==> flow/design.v <==
module Pooling_relu #(
    parameter CONV_BIT = 12,
    parameter HALF_WIDTH = 12,
    parameter HALF_HEIGHT = 12,
    parameter HALF_WIDTH_BIT = 4
)
(
    input clk, rst,
    input in_valid,
    input signed [CONV_BIT - 1 : 0] in_data_1, in_data_2, in_data_3,
    output reg [CONV_BIT - 1 : 0] out_max_1, out_max_2, out_max_3,
    output reg out_valid
);
reg signed [CONV_BIT - 1 : 0] relu_buffer_1 [0 : HALF_WIDTH - 1];
reg signed [CONV_BIT - 1 : 0] relu_buffer_2 [0 : HALF_WIDTH - 1];
reg signed [CONV_BIT - 1 : 0] relu_buffer_3 [0 : HALF_WIDTH - 1];
reg [HALF_WIDTH_BIT - 1 : 0] pcount;
reg state;  
reg flag;  
always @ (posedge clk) begin
    if (rst) begin
        state <= 0;
        pcount <= 0;
        out_valid <= 0;
        flag <= 0;
    end
    else begin
        if (in_valid == 1) begin
            flag <= ~flag;
            if (flag == 1) begin
                pcount <= pcount + 1;
                if (pcount == HALF_WIDTH - 1) begin
                    state <= ~state;
                    pcount <= 0;
                end
            end
            case (state)
                0: begin  
                    case (flag)
                        0: begin
                            out_valid <= 0;
                            relu_buffer_1[pcount] <= in_data_1;
                            relu_buffer_2[pcount] <= in_data_2;
                            relu_buffer_3[pcount] <= in_data_3;
                        end
                        1: begin
                            out_valid <= 0;
                            case (1)
                                in_data_1 > relu_buffer_1[pcount]: relu_buffer_1[pcount] <= in_data_1;
                                in_data_2 > relu_buffer_2[pcount]: relu_buffer_2[pcount] <= in_data_2;
                                in_data_3 > relu_buffer_3[pcount]: relu_buffer_3[pcount] <= in_data_3;
                                default: begin end
                            endcase
                        end
                    endcase
                end
                1: begin  
                    case (flag)
                        0: begin
                            out_valid <= 0;
                            case (1)
                                in_data_1 > relu_buffer_1[pcount]: relu_buffer_1[pcount] <= in_data_1;
                                in_data_2 > relu_buffer_2[pcount]: relu_buffer_2[pcount] <= in_data_2;
                                in_data_3 > relu_buffer_3[pcount]: relu_buffer_3[pcount] <= in_data_3;
                                default: begin end
                            endcase
                        end
                        1: begin
                            out_valid <= 1;
                            case (1)
                                in_data_1 > relu_buffer_1[pcount]: begin
                                    if (in_data_1 > 0)
                                        out_max_1 <= in_data_1;
                                    else
                                        out_max_1 <= 0;
                                end
                                default: begin
                                    if (relu_buffer_1[pcount] > 0)
                                        out_max_1 <= relu_buffer_1[pcount];
                                    else
                                        out_max_1 <= 0;
                                end
                            endcase
                            case (1)
                                in_data_2 > relu_buffer_2[pcount]: begin
                                    if (in_data_2 > 0)
                                        out_max_2 <= in_data_2;
                                    else
                                        out_max_2 <= 0;
                                end
                                default: begin
                                    if (relu_buffer_2[pcount] > 0)
                                        out_max_2 <= relu_buffer_2[pcount];
                                    else
                                        out_max_2 <= 0;
                                end
                            endcase
                            case (1)
                                in_data_3 > relu_buffer_3[pcount]: begin
                                    if (in_data_3 > 0)
                                        out_max_3 <= in_data_3;
                                    else
                                        out_max_3 <= 0;
                                end
                                default: begin
                                    if (relu_buffer_3[pcount] > 0)
                                        out_max_3 <= relu_buffer_3[pcount];
                                    else
                                        out_max_3 <= 0;
                                end
                            endcase
                        end
                    endcase
                end
            endcase
        end
        else begin
            out_valid <= 0;
        end
    end
end
endmodule
From RTL to reports: Pooling_relu
What the tools print for Pooling_relu, step after step. Line numbers count from 1 in the design file above. Operators: Yosys type, input widths -> output width; for muxes data width and select width s. Library cell names are shortened. The mark - stands for no value.

Top module: Pooling_relu. Clock input: clk. Cell library: sky130hd. Timing corner: tt_025C_1v80.

Word level
Source: Yosys, flattened and elaborated, memories not mapped. Widths are those after wreduce. Print and check cells do not count. Yosys's memory passes give these memory sizes; they may raise the number of words (mostly to a power of two), join words into wider ones and drop unused or constant bits.

Register bits: 43. The entry for memory bits (writable) reads 432. For word width x clocked read ports the number is 36. Memories: 3. For input port bits the number is 39. The figure for output and inout port bits is 37. Under elaborated cells stands 270.

For add/subtract/negate cells the number is 1. The figure for $lt $le $gt $ge is 9. The figure for equal/unequal tests is 4. The figure for mux-type cells is 166. The entry for bitwise logic cells reads 76. For reduce/logical cells the number is 4.

Memories: relu_buffer_1 (depth 12, bits a word 12, rd ports 1, write ports 1, RTL line 14) `reg signed [CONV_BIT - 1 : 0] relu_buffer_1 [0 : HALF_WIDTH - 1];`; relu_buffer_2 (depth 12, bits a word 12, rd ports 1, write ports 1, RTL line 15) `reg signed [CONV_BIT - 1 : 0] relu_buffer_2 [0 : HALF_WIDTH - 1];`; relu_buffer_3 (depth 12, bits a word 12, rd ports 1, write ports 1, RTL line 16) `reg signed [CONV_BIT - 1 : 0] relu_buffer_3 [0 : HALF_WIDTH - 1];`.

Operators by type and width (count): $mux 12 (71); $pmux 12 s2 (14); $or 1x1->1 (72); $gt 12x1->1 const B (6); $mux 1 (72); $gt 12x12->1 (3); $mux 4 (7); $not 1->1 (4); $add 4x1->4 const B (1); $eq 4x4->1 const B (1); $reduce_and 4->1 (1); $pmux 1 s2 (2); $eq 1x1->1 const A (3); $reduce_and 3->1 (1); $reduce_and 2->1 (1); $reduce_or 2->1 (1).

Longest topological paths
Yosys ltp: most cells in a row. Word level: on the elaborated netlist, between registers, memories and ports. Mapped: between sequential cells and ports; inverters and the memories' decode and read muxes count.

The entry for depth after elaboration reads 11. For ABC_AREA the number is 0. The figure for mapped depth is 16. Under mapped depth without buffers stands 11.

After synthesis
The flow's flattened synthesis, as Yosys stat reports it; memories are mapped. The netlist is that of the ABC_AREA named above (0 if unset); the other value can give another one.

Cell types: edfxtp_1 (count 468, area in all 1.41E+04 um2); mux4_2 (count 108, area in all 2.43E+03 um2); ha_1 (count 40, area in all 500.48 um2); mux2i_1 (count 37, area in all 370.355 um2); nor2_1 (count 77, area in all 289.027 um2); a21oi_1 (count 46, area in all 230.221 um2); dfxtp_1 (count 11, area in all 220.211 um2); o2bb2ai_1 (count 24, area in all 210.202 um2); nand2_1 (count 30, area in all 112.608 um2); buf_4 (count 10, area in all 75.072 um2); o21ai_0 (count 15, area in all 75.072 um2); a21o_1 (count 7, area in all 52.55 um2); buf_2 (count 10, area in all 50.048 um2); nor4_1 (count 8, area in all 50.048 um2); buf_6 (count 4, area in all 45.043 um2); clkbuf_1 (count 12, area in all 45.043 um2); inv_1 (count 12, area in all 45.043 um2); a32o_1 (count 4, area in all 40.038 um2).

Not listed: further types 28, cells in them 65.

The figure for cells in the netlist is 988. Mapped area: 19349.8 um2. The entry for sequential part of the area reads 14273.7 um2. Under flip-flops stands 479. Buffers: 43.

Worst setup path after synthesis
Source: OpenSTA report_checks on the synthesized netlist (no wires, ideal clock, input and output delay 20% of the period each), path of least setup slack; recovery checks are left aside. Register names are those of the netlist, which keeps one name where synthesis merged equal registers.

Path kind: in2reg. Start: in rst. End: reg out_max_1[0]. For period the number is 7.2 ns. Under input delay stands 1.440 ns. Under setup time stands 0.482 ns. For launch time at the first pin the number is 1.440 ns. Arrival time: 4.327 ns. The figure for required time is 6.718 ns. For setup slack the number is 2.392 ns. For delay of the path the number is 3.369 ns. For stages on the path the number is 2. The entry for buffers on the path reads 1. Synthesis period reached: 4.808 ns.

"delay of the path" = arrival - input delay + setup time. "stages on the path": output pins that drive a net of the path, with the launching flip-flop's if there is one; two outputs of one cell count as two. "synthesis period reached" = period - worst setup slack (recovery checks aside). The figure is calculated, with input and output delays left at 20% of the set period. Between the ends stands the longest chain of elaborated cells between them, by number of cells; it is not shown to be the way that was timed. Of several equally long chains one is given. A line is the first line of the expression or statement that the cell stems from. Yosys adds cells for indexed reads and writes and turns some case tables into memories. A register here has more assigning lines than the two given.

Cells stage by stage: clkbuf_1 nor3b_1. Under cells in the longest elaborated chain stands 2. Elaborated cells between the ends (all ways): 2. For RTL lines with such cells the number is 0. Those cells by class: logic (1); reduce/logical (1).

RTL lines, path after synthesis: from (decl) (RTL line 8) `input clk, rst,`; $not 1->1; $reduce_and 4->1; to (assign) (RTL line 73) `out_max_1 <= in_data_1;`; to (assign) (RTL line 79) `out_max_1 <= relu_buffer_1[pcount];`; to (decl) (RTL line 11) `output reg [CONV_BIT - 1 : 0] out_max_1, out_max_2, out_max_3,`.

Path in the finished layout
From the final timing report of run 1: the path of least setup slack in the routed layout; clock arrival at registers is part of the times.

Path kind: reg2reg. Start: reg (no name shown). End: mem relu_buffer_2[9][0]. For period the number is 4.32 ns. Under setup time stands 0.30 ns. For launch time at the first pin the number is 0.57 ns. Arrival time: 4.43 ns. The figure for required time is 4.61 ns. For setup slack the number is 0.18 ns. For stages on the path the number is 16. The entry for buffers on the path reads 4.

Cells stage by stage: dfxtp_2 buf_12 mux4_2 mux2i_1 nor2_1 a21oi_1 ha_1 nand3_1 or3_1 a21o_1 a31oi_1 buf_4 a31oi_2 buf_4 nor2_1 buf_6.

RTL lines, path post-layout: to (decl) (RTL line 15) `reg signed [CONV_BIT - 1 : 0] relu_buffer_2 [0 : HALF_WIDTH - 1];`.

No chain of elaborated cells between the ends is given.

FLOW RESULTS
============

Below are 2 stored runs of the flow (Yosys, OpenROAD; platform sky130hd) on Pooling_relu, each with its settings and what was measured, unordered. Constraints: input delay and output delay 20% of the set period each, output load 0.01 pF. "time on the worst setup path": the worst setup path's part of the clock period (all of it between registers, 20% less for each end at a port) less its slack. A launch clock that arrives late makes it longer, a capture clock that arrives late makes it shorter. "power consumption" is the tool's figure for a default switching activity; nothing was simulated.

Files of run 1:
==> flow/run.sh <==
#!/bin/bash
# the make line also repeats the synthesis and layout settings of config.mk as NAME=value (left out here)
make -C /OpenROAD-flow-scripts/flow DESIGN_CONFIG=/design/flow/config.mk WORK_HOME=/design/flow/orfs CLKGATE_MAP_FILE= finish
==> flow/config.mk <==
export PLATFORM = sky130hd
export DESIGN_NAME = Pooling_relu
export DESIGN_NICKNAME = Pooling_relu
export VERILOG_FILES = /design/flow/design.v
export SDC_FILE = /design/flow/constraint.sdc
export NUM_CORES = 4
export LEC_CHECK = 0
export CAP_MARGIN = 20
export CORE_MARGIN = 2
export CORE_UTILIZATION = 24
export SLEW_MARGIN = 20
==> flow/constraint.sdc <==
create_clock -name core_clock -period 4.32 [get_ports {clk}]
set_input_delay 0.8640 -clock core_clock [delete_from_list [all_inputs] [get_ports {clk}]]
set_output_delay 0.8640 -clock core_clock [all_outputs]
set_load 0.01 [all_outputs]

Results of run 1. The area of the synthesized netlist is 19349.8 um2. The die outline area is 82912.3 um2. For the post-route utilization the run shows 0.3. For the smallest setup slack the run shows 0.180 ns. The worst-case hold slack is 0.542 ns. The power consumption stands at 0.010245 W. The time on the worst setup path reads 4.14 ns. Kind of the worst setup path: reg2reg.

Files of run 2:
==> flow/run.sh <==
#!/bin/bash
# the make line also repeats the synthesis and layout settings of config.mk as NAME=value (left out here)
make -C /OpenROAD-flow-scripts/flow DESIGN_CONFIG=/design/flow/config.mk WORK_HOME=/design/flow/orfs CLKGATE_MAP_FILE= finish
==> flow/config.mk <==
export PLATFORM = sky130hd
export DESIGN_NAME = Pooling_relu
export DESIGN_NICKNAME = Pooling_relu
export VERILOG_FILES = /design/flow/design.v
export SDC_FILE = /design/flow/constraint.sdc
export NUM_CORES = 4
export LEC_CHECK = 0
export ABC_AREA = 0
export CAP_MARGIN = 35
export CELL_PAD_IN_SITES_DETAIL_PLACEMENT = 2
export CORE_ASPECT_RATIO = 0.95
export CORE_MARGIN = 2
export CORE_UTILIZATION = 54
export CTS_CLUSTER_SIZE = 63
export GPL_ROUTABILITY_DRIVEN = 1
export GPL_TIMING_DRIVEN = 1
export PLACE_DENSITY_LB_ADDON = 0.15
export SLEW_MARGIN = 15
==> flow/constraint.sdc <==
create_clock -name core_clock -period 7.72 [get_ports {clk}]
set_input_delay 1.5440 -clock core_clock [delete_from_list [all_inputs] [get_ports {clk}]]
set_output_delay 1.5440 -clock core_clock [all_outputs]
set_load 0.01 [all_outputs]

Results of run 2. The area of the synthesized netlist is 19349.8 um2. The die outline area is 37363.5 um2. For the post-route utilization the run shows 0.64. For the smallest setup slack the run shows 1.273 ns. The worst-case hold slack is 0.658 ns. The power consumption stands at 0.005821 W. The time on the worst setup path reads 6.45 ns. Kind of the worst setup path: reg2reg.
