==> flow/design.v <==
module mxp_relu #( parameter CONV_BIT = 12, HALF_WIDTH = 12, HALF_HEIGHT = 12, HALF_WIDTH_BIT = 4 )
(
    clk, rst,
    valid_in,
    conv_out_1, conv_out_2, conv_out_3,
    max_value_1, max_value_2, max_value_3,
    valid_out
);
input clk, rst, valid_in; 
input signed [CONV_BIT - 1 : 0] conv_out_1, conv_out_2, conv_out_3;
output reg [CONV_BIT - 1 : 0] max_value_1, max_value_2, max_value_3; 
output reg valid_out;
reg signed [CONV_BIT - 1 : 0] buffer_1 [0 : HALF_WIDTH - 1];
reg signed [CONV_BIT - 1 : 0] buffer_2 [0 : HALF_WIDTH - 1];
reg signed [CONV_BIT - 1 : 0] buffer_3 [0 : HALF_WIDTH - 1];
reg [HALF_WIDTH_BIT - 1 : 0] pcount;
reg state;  
reg flag;  
always @ (posedge clk) begin
    if(rst) begin
        state <= 0;
        pcount <= 0;
        valid_out <= 0;
        flag <= 0;
    end
    else begin
        if(valid_in == 1) begin
            flag <= ~flag;
            if(flag == 1) begin
                pcount <= pcount + 1;
                if(pcount == HALF_WIDTH - 1) begin
                    state <= ~state;
                    pcount <= 0;
                end
            end
            if(state == 0) begin
                if(flag == 0) begin
                    valid_out <= 0;
                    buffer_1[pcount] <= conv_out_1;
                    buffer_2[pcount] <= conv_out_2;
                    buffer_3[pcount] <= conv_out_3;
                end
                else begin
                    valid_out <= 0;
                    if(buffer_1[pcount] < conv_out_1)
                        buffer_1[pcount] <= conv_out_1;
                    if(buffer_2[pcount] < conv_out_2)
                        buffer_2[pcount] <= conv_out_2;
                    if(buffer_3[pcount] < conv_out_3)
                        buffer_3 [pcount] <= conv_out_3;
                end
            end
            else begin
                if(flag == 0) begin
                    valid_out <= 0;
                    if(buffer_1[pcount] < conv_out_1)
                        buffer_1[pcount] <= conv_out_1;
                    if(buffer_2[pcount] < conv_out_2)
                        buffer_2[pcount] <= conv_out_2;
                    if(buffer_3[pcount] < conv_out_3)
                        buffer_3[pcount] <= conv_out_3;
                end
                else begin
                    valid_out <= 1;
                    if(buffer_1[pcount] < conv_out_1) begin
                        if(conv_out_1 > 0)
                            max_value_1 <= conv_out_1;
                        else
                            max_value_1 <= 0;
                    end
                    else begin
                        if(buffer_1[pcount] > 0)
                            max_value_1 <= buffer_1[pcount];
                        else
                            max_value_1 <= 0;
                    end
                    if(buffer_2[pcount] < conv_out_2) begin
                        if(conv_out_2 > 0)
                            max_value_2 <= conv_out_2;
                        else
                            max_value_2 <= 0;
                    end
                    else begin
                        if(buffer_2[pcount] > 0)
                            max_value_2 <= buffer_2[pcount];
                        else
                            max_value_2 <= 0;
                    end
                    if(buffer_3[pcount] < conv_out_3) begin
                        if(conv_out_3 > 0)
                            max_value_3 <= conv_out_3;
                        else
                            max_value_3 <= 0;
                    end
                    else begin
                        if(buffer_3[pcount] > 0)
                            max_value_3 <= buffer_3[pcount];
                        else
                            max_value_3 <= 0;
                    end
                end
            end
        end
        else begin
            valid_out <= 0;
        end
    end
end
endmodule
Step by step through the tools: mxp_relu

What the tools print for mxp_relu, step after step.
Line numbers count from 1 in the design file above.
The mark - stands for no value.

Design top: mxp_relu
Clock port: clk
Library: sky130hd
Corner: tt_025C_1v80

Word level

Source: Yosys, flattened and elaborated, memories not mapped. Widths are those after wreduce. Print and check cells do not count.
Memory sizes are those after Yosys's memory passes, which may raise the word count (mostly to a power of two), join words into wider ones and drop unused or constant bits.

Div/mod/pow operators: 0
Magnitude comparators: 9
Bitwise logic cells: 10
Mux-type cells: 93
Add/subtract/negate cells: 1
$mul: 0
Equal/unequal tests: 1
Shifts and indexed selects: 0
Reduce/logical cells: 4

Operator list:

| operator                                                        | count |
| two-way mux 12 bit                                              | 54 |
| greater-than comparator 12 x 1 -> 1 bit (second input constant) | 6 |
| < comparator 12 bit                                             | 3 |
| two-way mux 1 bit                                               | 32 |
| two-way mux 4 bit                                               | 7 |
| bitwise OR 1 bit                                                | 6 |
| NOT 1 bit                                                       | 4 |
| adder 4 x 1 -> 4 bit (second input constant)                    | 1 |
| == test 4 bit (second input constant)                           | 1 |
| AND reduction 4 bit                                             | 1 |
| AND reduction 3 bit                                             | 1 |
| OR reduction 3 bit                                              | 1 |
| AND reduction 2 bit                                             | 1 |

Memory cells: 3
Bits in latches: 0
Clocked read ports x word width: 36
RAM bits: 432
Input port bits: 39
Flip-flop bits (word level): 43
Memory bits (read-only): 0
Word-level cells: 128

Memory list:

| memory   | depth | bits a word | rd ports | wr ports | line | text |
| buffer_1 | 12    | 12          | 1        | 1        | 13   | `reg signed [CONV_BIT - 1 : 0] buffer_1 [0 : HALF_WIDTH - 1];` |
| buffer_2 | 12    | 12          | 1        | 1        | 14   | `reg signed [CONV_BIT - 1 : 0] buffer_2 [0 : HALF_WIDTH - 1];` |
| buffer_3 | 12    | 12          | 1        | 1        | 15   | `reg signed [CONV_BIT - 1 : 0] buffer_3 [0 : HALF_WIDTH - 1];` |

Depth

Longest topological path by Yosys (ltp), each cell counted once; first at word level (registers and memories cut), then after technology mapping (sequential cells cut; the memories' decode and read muxes count).

Depth in word-level cells: 8
ABC_AREA: 0
Gate-level depth with buffers: 17
Depth with buffers taken out: 11

Netlist

The flow's flattened synthesis, as Yosys stat reports it; memories are mapped. The netlist is that of the ABC_AREA named above (0 if unset); the other value can give another one.
Totals and module areas in this step are rounded.

Cells by type:

| cell                      | count | area in all (um^2) |
| sky130_fd_sc_hd__edfxtp_1 | 468   | 1.41E+04 |
| sky130_fd_sc_hd__mux4_2   | 107   | 2.41E+03 |
| sky130_fd_sc_hd__mux2i_1  | 47    | 470.451 |
| sky130_fd_sc_hd__ha_1     | 37    | 462.944 |
| sky130_fd_sc_hd__nand2_1  | 88    | 330.317 |
| sky130_fd_sc_hd__dfxtp_1  | 11    | 220.211 |
| sky130_fd_sc_hd__o21ai_0  | 40    | 200.192 |
| sky130_fd_sc_hd__o31ai_1  | 22    | 165.158 |
| sky130_fd_sc_hd__nand2b_1 | 24    | 150.144 |
| sky130_fd_sc_hd__inv_1    | 37    | 138.883 |
| sky130_fd_sc_hd__clkbuf_1 | 26    | 97.594 |
| sky130_fd_sc_hd__nor2_1   | 24    | 90.086 |
| sky130_fd_sc_hd__nor3_1   | 18    | 90.086 |
| sky130_fd_sc_hd__nand4_1  | 14    | 87.584 |
| sky130_fd_sc_hd__nand3_1  | 17    | 85.082 |
| sky130_fd_sc_hd__buf_2    | 15    | 75.072 |
| sky130_fd_sc_hd__a21o_1   | 9     | 67.565 |
| sky130_fd_sc_hd__or3_1    | 10    | 62.56 |

Other cell types: 38; their cells: 76.

Buffer cells: 59
Area of sequential cells: 14,300 um^2
Standard cells after synthesis: 1,090
Flip-flops: 479
Mapped area: 19,800 um^2

Path before layout

Path of least setup slack by OpenSTA after synthesis, without wires, with an ideal clock, recovery checks aside; 20% of the period is set as input and as output delay. Where synthesis merged equal registers, the netlist keeps one of their names.

Kind: register to register
Start point: register (no name shown)
End point: memory buffer_1[2][0]
Required time: 4.660 ns
Period: 5.04 ns
Arrival: 4.360 ns
Library setup time: 0.380 ns
Stages on the path: 17
Delay of the path: 4.740 ns
Setup slack: 0.300 ns
Synthesis period reached: 4.74 ns

"delay of the path" is the arrival time less input delay plus setup time.
"stages on the path": output pins that drive a net of the path, with the launching flip-flop's if there is one; two outputs of one cell count as two.
"synthesis period reached" = period - worst setup slack (recovery checks aside). The figure is calculated, with input and output delays left at 20% of the set period.

Path through: sky130_fd_sc_hd__dfxtp_1 sky130_fd_sc_hd__buf_6 sky130_fd_sc_hd__buf_4 sky130_fd_sc_hd__buf_4 sky130_fd_sc_hd__buf_2 sky130_fd_sc_hd__buf_4 sky130_fd_sc_hd__mux4_2 sky130_fd_sc_hd__nand2_1 sky130_fd_sc_hd__o21ai_0 sky130_fd_sc_hd__ha_1 sky130_fd_sc_hd__a211o_1 sky130_fd_sc_hd__or3b_2 sky130_fd_sc_hd__o221ai_1 sky130_fd_sc_hd__o21bai_1 sky130_fd_sc_hd__nand3_1 sky130_fd_sc_hd__clkbuf_1 sky130_fd_sc_hd__nor2_1

RTL lines, path post-synthesis:

| item          | line | text |
| end, declared | 13   | `reg signed [CONV_BIT - 1 : 0] buffer_1 [0 : HALF_WIDTH - 1];` |

No chain of elaborated cells between the ends is given.

Worst path after layout

From the final timing report of flow run A: the path of least setup slack in the routed layout; clock arrival at registers is part of the times.

Kind: register to register
Start point: register (no name shown)
End point: memory buffer_1[7][8]
Period: 4.04 ns
Library setup time: 0.28 ns
Required time: 4.35 ns
Stages on the path: 18
Setup slack: -0.21 ns
Arrival: 4.56 ns

Path through: sky130_fd_sc_hd__dfxtp_4 sky130_fd_sc_hd__buf_12 sky130_fd_sc_hd__buf_16 sky130_fd_sc_hd__buf_12 sky130_fd_sc_hd__mux4_2 sky130_fd_sc_hd__mux2i_4 sky130_fd_sc_hd__o21ai_2 sky130_fd_sc_hd__ha_1 sky130_fd_sc_hd__a211o_1 sky130_fd_sc_hd__or3b_4 sky130_fd_sc_hd__o221ai_4 sky130_fd_sc_hd__o21bai_4 sky130_fd_sc_hd__nand3_2 sky130_fd_sc_hd__buf_6 sky130_fd_sc_hd__clkbuf_16 sky130_fd_sc_hd__buf_12 sky130_fd_sc_hd__nor2_4 sky130_fd_sc_hd__clkbuf_16

RTL lines, path after layout:

| item          | line | text |
| end, declared | 13   | `reg signed [CONV_BIT - 1 : 0] buffer_1 [0 : HALF_WIDTH - 1];` |

No chain of elaborated cells between the ends is given.

==> results <==
Record of 2 stored runs of the RTL-to-layout flow on mxp_relu, platform sky130hd. The runs are unordered. Constraints: input delay and output delay 20% of the set period each, output load 0.01 pF.
"allowed time less slack (worst setup path)" is the time allowed to the run's worst setup path (the clock period less input and output delay, where it has them) less its slack. Clock arrival times count: a late capture clock shortens it, a late launch clock lengthens it.
"power": no workload was simulated; the value follows from the tool's default switching activity.
The results are shown rounded.
A setting shown as - is not set for that run.

| setting or result                               | flow run A           | flow run B           |
| period_ns                                       | 4.04                 | 3.08                 |
| CORE_UTILIZATION                                | 43                   | 45                   |
| PLACE_DENSITY_LB_ADDON                          | 0.01                 | 0.2                  |
| CORE_MARGIN                                     | 5                    | 2                    |
| CELL_PAD_IN_SITES_GLOBAL_PLACEMENT              | 2                    | -                    |
| CELL_PAD_IN_SITES_DETAIL_PLACEMENT              | 1                    | 0                    |
| GPL_TIMING_DRIVEN                               | 0                    | 1                    |
| GPL_ROUTABILITY_DRIVEN                          | 0                    | -                    |
| CTS_CLUSTER_SIZE                                | 65                   | -                    |
| SLEW_MARGIN                                     | 10                   | 40                   |
| MAX_ROUTING_LAYER                               | met5                 | -                    |
| CAP_MARGIN                                      | 20                   | 20                   |
| CORE_ASPECT_RATIO                               | -                    | 0.86                 |
| TNS_END_PERCENT                                 | -                    | 70                   |
| MIN_ROUTING_LAYER                               | -                    | met2                 |
| final setup TNS (ns)                            | -15.3                | -261                 |
| allowed time less slack (worst setup path) (ns) | 4.25                 | 3.79                 |
| worst setup path kind                           | register to register | register to register |
| power (µW)                                      | 10,900               | 14,300               |
| post-synthesis cell area (um^2)                 | 19,800               | 19,800               |
| smallest hold slack (ns)                        | 0.562                | 0.529                |
| worst setup slack after layout (ns)             | -0.209               | -0.713               |
| standard-cell area after layout (um^2)          | 25,400               | 26,200               |
| overall die area (um^2)                         | 50,500               | 45,700               |
